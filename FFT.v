==> flow/design.v <==
module FFT (input wire [3:0] x_in0, input wire [3:0] x_in1, input wire [3:0] x_in2, input wire [3:0] x_in3,
				input wire [3:0] x_in4, input wire [3:0] x_in5, input wire [3:0] x_in6, input wire [3:0] x_in7,
				input wire Clock, input wire Reset,
output reg [25:0] X_out0, output reg [25:0] X_out1, output reg [25:0] X_out2, output reg [25:0] X_out3,
output reg [25:0] X_out4, output reg [25:0] X_out5, output reg [25:0] X_out6, output reg [25:0] X_out7);
	integer W2 = 16;  
	integer W4 = 4; 
	integer W8 = 2;
	integer i;  
	reg [3:0] x [0:7];  
	reg [3:0] y [0:3];
	reg [3:0] z [0:3];
	reg [3:0] y$ [0:1];
	reg [3:0] y$$ [0:1];
	reg [3:0] z$ [0:1];
	reg [3:0] z$$ [0:1];
	reg [3:0] a,b,c,d,e,f,g,h;
	reg [25:0] A,B,C,D,E,F,G,H;  
	reg [25:0] Y$ [0:1];
	reg [25:0] Y$$ [0:1];
	reg [25:0] Z$ [0:1];
	reg [25:0] Z$$ [0:1];
	reg [25:0] Y [0:3];
	reg [25:0] Z [0:3];
	reg [25:0] X [0:7];
	always @ (posedge Clock or negedge Reset)
		begin
			if (!Reset)
				begin
					X_out0 <= 'b0000;
					X_out1 <= 'b0000;
					X_out2 <= 'b0000;
					X_out3 <= 'b0000;
					X_out4 <= 'b0000;
					X_out5 <= 'b0000;
					X_out6 <= 'b0000;
					X_out7 <= 'b0000;
				end
			else 
				begin			
					x[0] = x_in0;
					x[1] = x_in1;
					x[2] = x_in2;
					x[3] = x_in3;
					x[4] = x_in4;
					x[5] = x_in5;
					x[6] = x_in6;
					x[7] = x_in7;
					for (i=0; i<8; i=i+2)
						y[i/2] = x[i];
					for (i=1; i<8; i=i+2)		
						z[(i-1)/2] = x[i];	
					for (i=0; i<4; i=i+2)
						begin
							y$[i/2] = y[i];
							z$[i/2] = z[i];
						end	
					for (i=1; i<4; i=i+2)
						begin
							y$$[(i-1)/2] = y[i];
							z$$[(i-1)/2] = z[i];
						end
					a = y$[0];
					b = y$[1];
					c = y$$[0];
					d = y$$[1];
					e = z$[0];
					f = z$[1];
					g = z$$[0];
					h = z$$[1];
					A = a;
					B = b;
					C = c;
					D = d;
					E = e;
					F = f;
					G = g;
					H = h;
					for (i=0; i<2; i=i+1)
						begin
							Y$[i] = A + B*(W2**i);
							Y$$[i] = C + D*(W2**i);
							Z$[i] = E + F*(W2**i);
							Z$$[i] = G + H*(W2**i);
						end
					for (i=0; i<4; i=i+1)
						begin
							if (i<2)
								begin
									Y[i] = Y$[i] + Y$$[i]*(W4**i); 
									Z[i] = Z$[i] + Z$$[i]*(W4**i);
								end
							else
								begin
									Y[i] = Y$[i-2] + Y$$[i-2]*(W4**i); 
									Z[i] = Z$[i-2] + Z$$[i-2]*(W4**i);
								end
						end
					for (i=0; i<8; i=i+1)
						begin
							if (i<4)
								X[i] = Y[i] + Z[i]*(W8**i);
							else
								X[i] = Y[i-4] + Z[i-4]*(W8**i); 
						end
					X_out0 = X[0];
					X_out1 = X[1];
					X_out2 = X[2];
					X_out3 = X[3];
					X_out4 = X[4];
					X_out5 = X[5];
					X_out6 = X[6];
					X_out7 = X[7];
				end
		end
endmodule
# Tool chain data of FFT
# The steps from the RTL of FFT to its reports follow in flow order.
# Lines are those of the file above, counted from 1.
# Operators: Yosys type, input widths -> output width; for muxes data width and select width s.
# Cell names lack the library's common part.
# Not given: --
[setup] top_module="FFT" clock_port="Clock" cell_library="sky130hd" pvt_corner="tt_025C_1v80"

# Word level
# Counts by Yosys on the flattened word-level netlist (proc, flatten, opt, wreduce). Print and check cells are left out. Cells with the same type and inputs are merged into one.
[bits] reg_bits=124 input_bits=34
[op_classes] n_addsub=24
[op_table] cell="$add 4x8->9" count=4
[op_table] cell="$add 9x15->16" count=2
[op_table] cell="$add 16x23->24" count=1
[op_table] cell="$add 9x11->12" count=2
[op_table] cell="$add 16x19->20" count=1
[op_table] cell="$add 4x4->5" count=4
[op_table] cell="$add 5x9->10" count=2
[op_table] cell="$add 12x17->18" count=1
[op_table] cell="$add 10x16->17" count=1
[op_table] cell="$add 12x13->14" count=1
[op_table] cell="$add 10x12->13" count=1
[op_table] cell="$add 5x5->6" count=2
[op_table] cell="$add 6x10->11" count=1
[op_table] cell="$add 6x6->7" count=1

# Longest topological paths
# Yosys ltp: most cells in a row. Word level: on the elaborated netlist, between registers, memories and ports. Mapped: between sequential cells and ports; inverters and the memories' decode and read muxes count.
[logic_depth] ltp_word=3 ABC_AREA=0 ltp_mapped=17 depth_no_buf=17

# Mapped cells and area
# Yosys stat after the flow's synthesis: flattened, memories mapped to cells. It holds for the ABC_AREA given above (unset counts as 0); a run with the other value may have another netlist.
# Totals and module areas in this step are rounded.
[mapped] mapped_cells=797 synth_area_mm2=0.00808 seqArea_mm2=0.0028 flip_flops=112 buffers=102
[types] cell="dfrtp_1" count=112
[types] cell="ha_1" count=100
[types] cell="buf_4" count=96
[types] cell="xnor2_1" count=65
[types] cell="fa_1" count=18
[types] cell="a21oi_1" count=56
[types] cell="xor2_1" count=32
[types] cell="inv_1" count=57
[types] cell="a21o_1" count=27
[types] cell="o21ai_0" count=27
[types] cell="nand2_1" count=33
[types] cell="nor2_1" count=32
[types] cell="nor2b_1" count=12
[types] cell="o21a_1" count=10
[types] cell="o21bai_1" count=9
[types] cell="nand3_1" count=13
[types] cell="nor3_1" count=11
[types] cell="o211ai_1" count=7
# Other cell types: 42; their cells: 80.

# Timing after synthesis
# Source: OpenSTA report_checks on the synthesized netlist (no wires, ideal clock, input and output delay 20% of the period each), path of least setup slack; recovery checks are left aside. Register names are those of the netlist, which keeps one name where synthesis merged equal registers.
[synth_timing] path_kind="in2reg" start="in x_in0[0]" end="reg X_out2[11]" clock_period_ns=7.42 input_delay_ns=1.484 setup_ns=0.124 t_first_pin_ns=1.484 t_arrival_ns=4.523 required_time_ns=7.296 path_slack_ns=2.773 path_delay_ns=3.163 driving_pins=15 path_buffers=0 synth_period_reached_ns=4.647
# "path_delay_ns" is the arrival time less input delay plus setup time.
# "driving_pins": output pins that drive a net of the path, with the launching flip-flop's if there is one; two outputs of one cell count as two.
# "synth_period_reached_ns" = period - worst setup slack (recovery checks aside). The figure is calculated, with input and output delays left at 20% of the set period.
# The rows between start and end are the longest chain of elaborated cells between them; the timing report does not say that the signal goes this way. Where chains are equally long, one stands for them.
# Each line given opens the expression or statement behind the cell; cells for indexed reads and writes are added by Yosys, which also makes memories of some case tables.
[synth_between] path_cell_list="ha_1 > fa_1 > a21o_1 > a21oi_1 > inv_1 > ha_1 > ha_1 > ha_1 > nand2_1 > o21ai_0 > or3_1 > a21oi_1 > maj3_2 > nor2_1 > a211o_1" elab_chain_cells=3 cone_cells=3 classes_between="add/sub (3)"
[synth_rtl] item="start: declaration" line=1 text="module FFT (input wire [3:0] x_in0, input wire [3:0] x_in1, input wire [3:0] x_in2, input wire [3:0] x_in3,"
[synth_rtl] item="$add 4x4->5" line=81 text="Y$[i] = A + B*(W2**i);"
[synth_rtl] item="$add 5x9->10" line=95 text="Y[i] = Y$[i-2] + Y$$[i-2]*(W4**i);"
[synth_rtl] item="$add 10x12->13" line=102 text="X[i] = Y[i] + Z[i]*(W8**i);"
[synth_rtl] item="end: assignment" line=32 text="X_out2 <= 'b0000;"
[synth_rtl] item="end: assignment" line=108 text="X_out2 = X[2];"
[synth_rtl] item="end: declaration" line=4 text="output reg [25:0] X_out0, output reg [25:0] X_out1, output reg [25:0] X_out2, output reg [25:0] X_out3,"

# Timing after layout
# Path of least setup slack in the final report of record 2 (OpenROAD, finished layout, wires in). Where an end is a register, its clock arrival counts in the times.
[layout_timing] path_kind="in2reg" start="in x_in0[0]" end="reg X_out2[11]" clock_period_ns=5.26 input_delay_ns=1.05 setup_ns=0.11 t_first_pin_ns=1.05 t_arrival_ns=4.74 required_time_ns=5.52 path_slack_ns=0.77 driving_pins=16 path_buffers=1
# The rows between start and end are the longest chain of elaborated cells between them; the timing report does not say that the signal goes this way. Where chains are equally long, one stands for them.
[layout_between] path_cell_list="clkdlybuf4s50_1 > ha_1 > fa_1 > a21o_1 > a21oi_4 > inv_1 > ha_1 > ha_1 > ha_1 > nand2_1 > o21ai_1 > or3_1 > a21oi_1 > maj3_2 > nor2_1 > a211o_1" elab_chain_cells=3 cone_cells=3 classes_between="add/sub (3)"
[layout_rtl] item="start: declaration" line=1 text="module FFT (input wire [3:0] x_in0, input wire [3:0] x_in1, input wire [3:0] x_in2, input wire [3:0] x_in3,"
[layout_rtl] item="$add 4x4->5" line=81 text="Y$[i] = A + B*(W2**i);"
[layout_rtl] item="$add 5x9->10" line=95 text="Y[i] = Y$[i-2] + Y$$[i-2]*(W4**i);"
[layout_rtl] item="$add 10x12->13" line=102 text="X[i] = Y[i] + Z[i]*(W8**i);"
[layout_rtl] item="end: assignment" line=32 text="X_out2 <= 'b0000;"
[layout_rtl] item="end: assignment" line=108 text="X_out2 = X[2];"
[layout_rtl] item="end: declaration" line=4 text="output reg [25:0] X_out0, output reg [25:0] X_out1, output reg [25:0] X_out2, output reg [25:0] X_out3,"

Ticket comment

FFT through Yosys and OpenROAD on sky130hd: 2 stored runs, unordered, with their settings and measured results. The constraints put input and output delay at 20% of the set period each and load the outputs with 0.01 pF.
"period_reached_ns" = clock period - worst setup slack. The figure is calculated, with input and output delays left at 20% of the set period.
"worst_setup_path_time_ns": the worst setup path's part of the clock period (all of it between registers, 20% less for each end at a port) less its slack. A launch clock that arrives late makes it longer, a capture clock that arrives late makes it shorter.
"fin_power_uw" rests on the timing tool's default activity at the inputs, not on a simulated workload.
Measured values are rounded.

[flow] record 1: files
==> flow/run.sh <==
#!/bin/bash
# the make line also repeats the synthesis and layout settings of config.mk as NAME=value (left out here)
make -C /OpenROAD-flow-scripts/flow DESIGN_CONFIG=/design/flow/config.mk WORK_HOME=/design/flow/orfs CLKGATE_MAP_FILE= finish
==> flow/config.mk <==
export PLATFORM = sky130hd
export DESIGN_NAME = FFT
export DESIGN_NICKNAME = FFT
export VERILOG_FILES = /design/flow/design.v
export SDC_FILE = /design/flow/constraint.sdc
export NUM_CORES = 4
export LEC_CHECK = 0
export CAP_MARGIN = 25
export CELL_PAD_IN_SITES_DETAIL_PLACEMENT = 1
export CORE_MARGIN = 8
export CORE_UTILIZATION = 71
export MIN_ROUTING_LAYER = met2
export PLACE_DENSITY_LB_ADDON = 0.28
export SLEW_MARGIN = 20
export TNS_END_PERCENT = 50
==> flow/constraint.sdc <==
create_clock -name core_clock -period 5.04 [get_ports {Clock}]
set_input_delay 1.0080 -clock core_clock [delete_from_list [all_inputs] [get_ports {Clock}]]
set_output_delay 1.0080 -clock core_clock [all_outputs]
set_load 0.01 [all_outputs]

[flow] record 1: no results, placement failed with DPL-0033

[flow] record 2: files
==> flow/run.sh <==
#!/bin/bash
# the make line also repeats the synthesis and layout settings of config.mk as NAME=value (left out here)
make -C /OpenROAD-flow-scripts/flow DESIGN_CONFIG=/design/flow/config.mk WORK_HOME=/design/flow/orfs CLKGATE_MAP_FILE= finish
==> flow/config.mk <==
export PLATFORM = sky130hd
export DESIGN_NAME = FFT
export DESIGN_NICKNAME = FFT
export VERILOG_FILES = /design/flow/design.v
export SDC_FILE = /design/flow/constraint.sdc
export NUM_CORES = 4
export LEC_CHECK = 0
export CAP_MARGIN = 20
export CORE_MARGIN = 2
export CORE_UTILIZATION = 25
export PLACE_DENSITY = 0.48
export SETUP_SLACK_MARGIN = 0.62
export SLEW_MARGIN = 0
export TNS_END_PERCENT = 100
==> flow/constraint.sdc <==
create_clock -name core_clock -period 5.26 [get_ports {Clock}]
set_input_delay 1.0520 -clock core_clock [delete_from_list [all_inputs] [get_ports {Clock}]]
set_output_delay 1.0520 -clock core_clock [all_outputs]
set_load 0.01 [all_outputs]

[flow] record 2: metrics
[metrics] synth_chip_area_mm2 = 0.00808
[metrics] final_die_area_mm2 = 0.0338
[metrics] finalCellArea_mm2 = 0.0102
[metrics] layout_utilization_pct = 32.1
[metrics] final_setup_ws_ns = 0.774
[metrics] tns_ns = 0.000
[metrics] fin_power_uw = 4050
[metrics] period_reached_ns = 4.486
[metrics] worst_setup_path_time_ns = 3.43
[metrics] critical_path_kind = in2reg
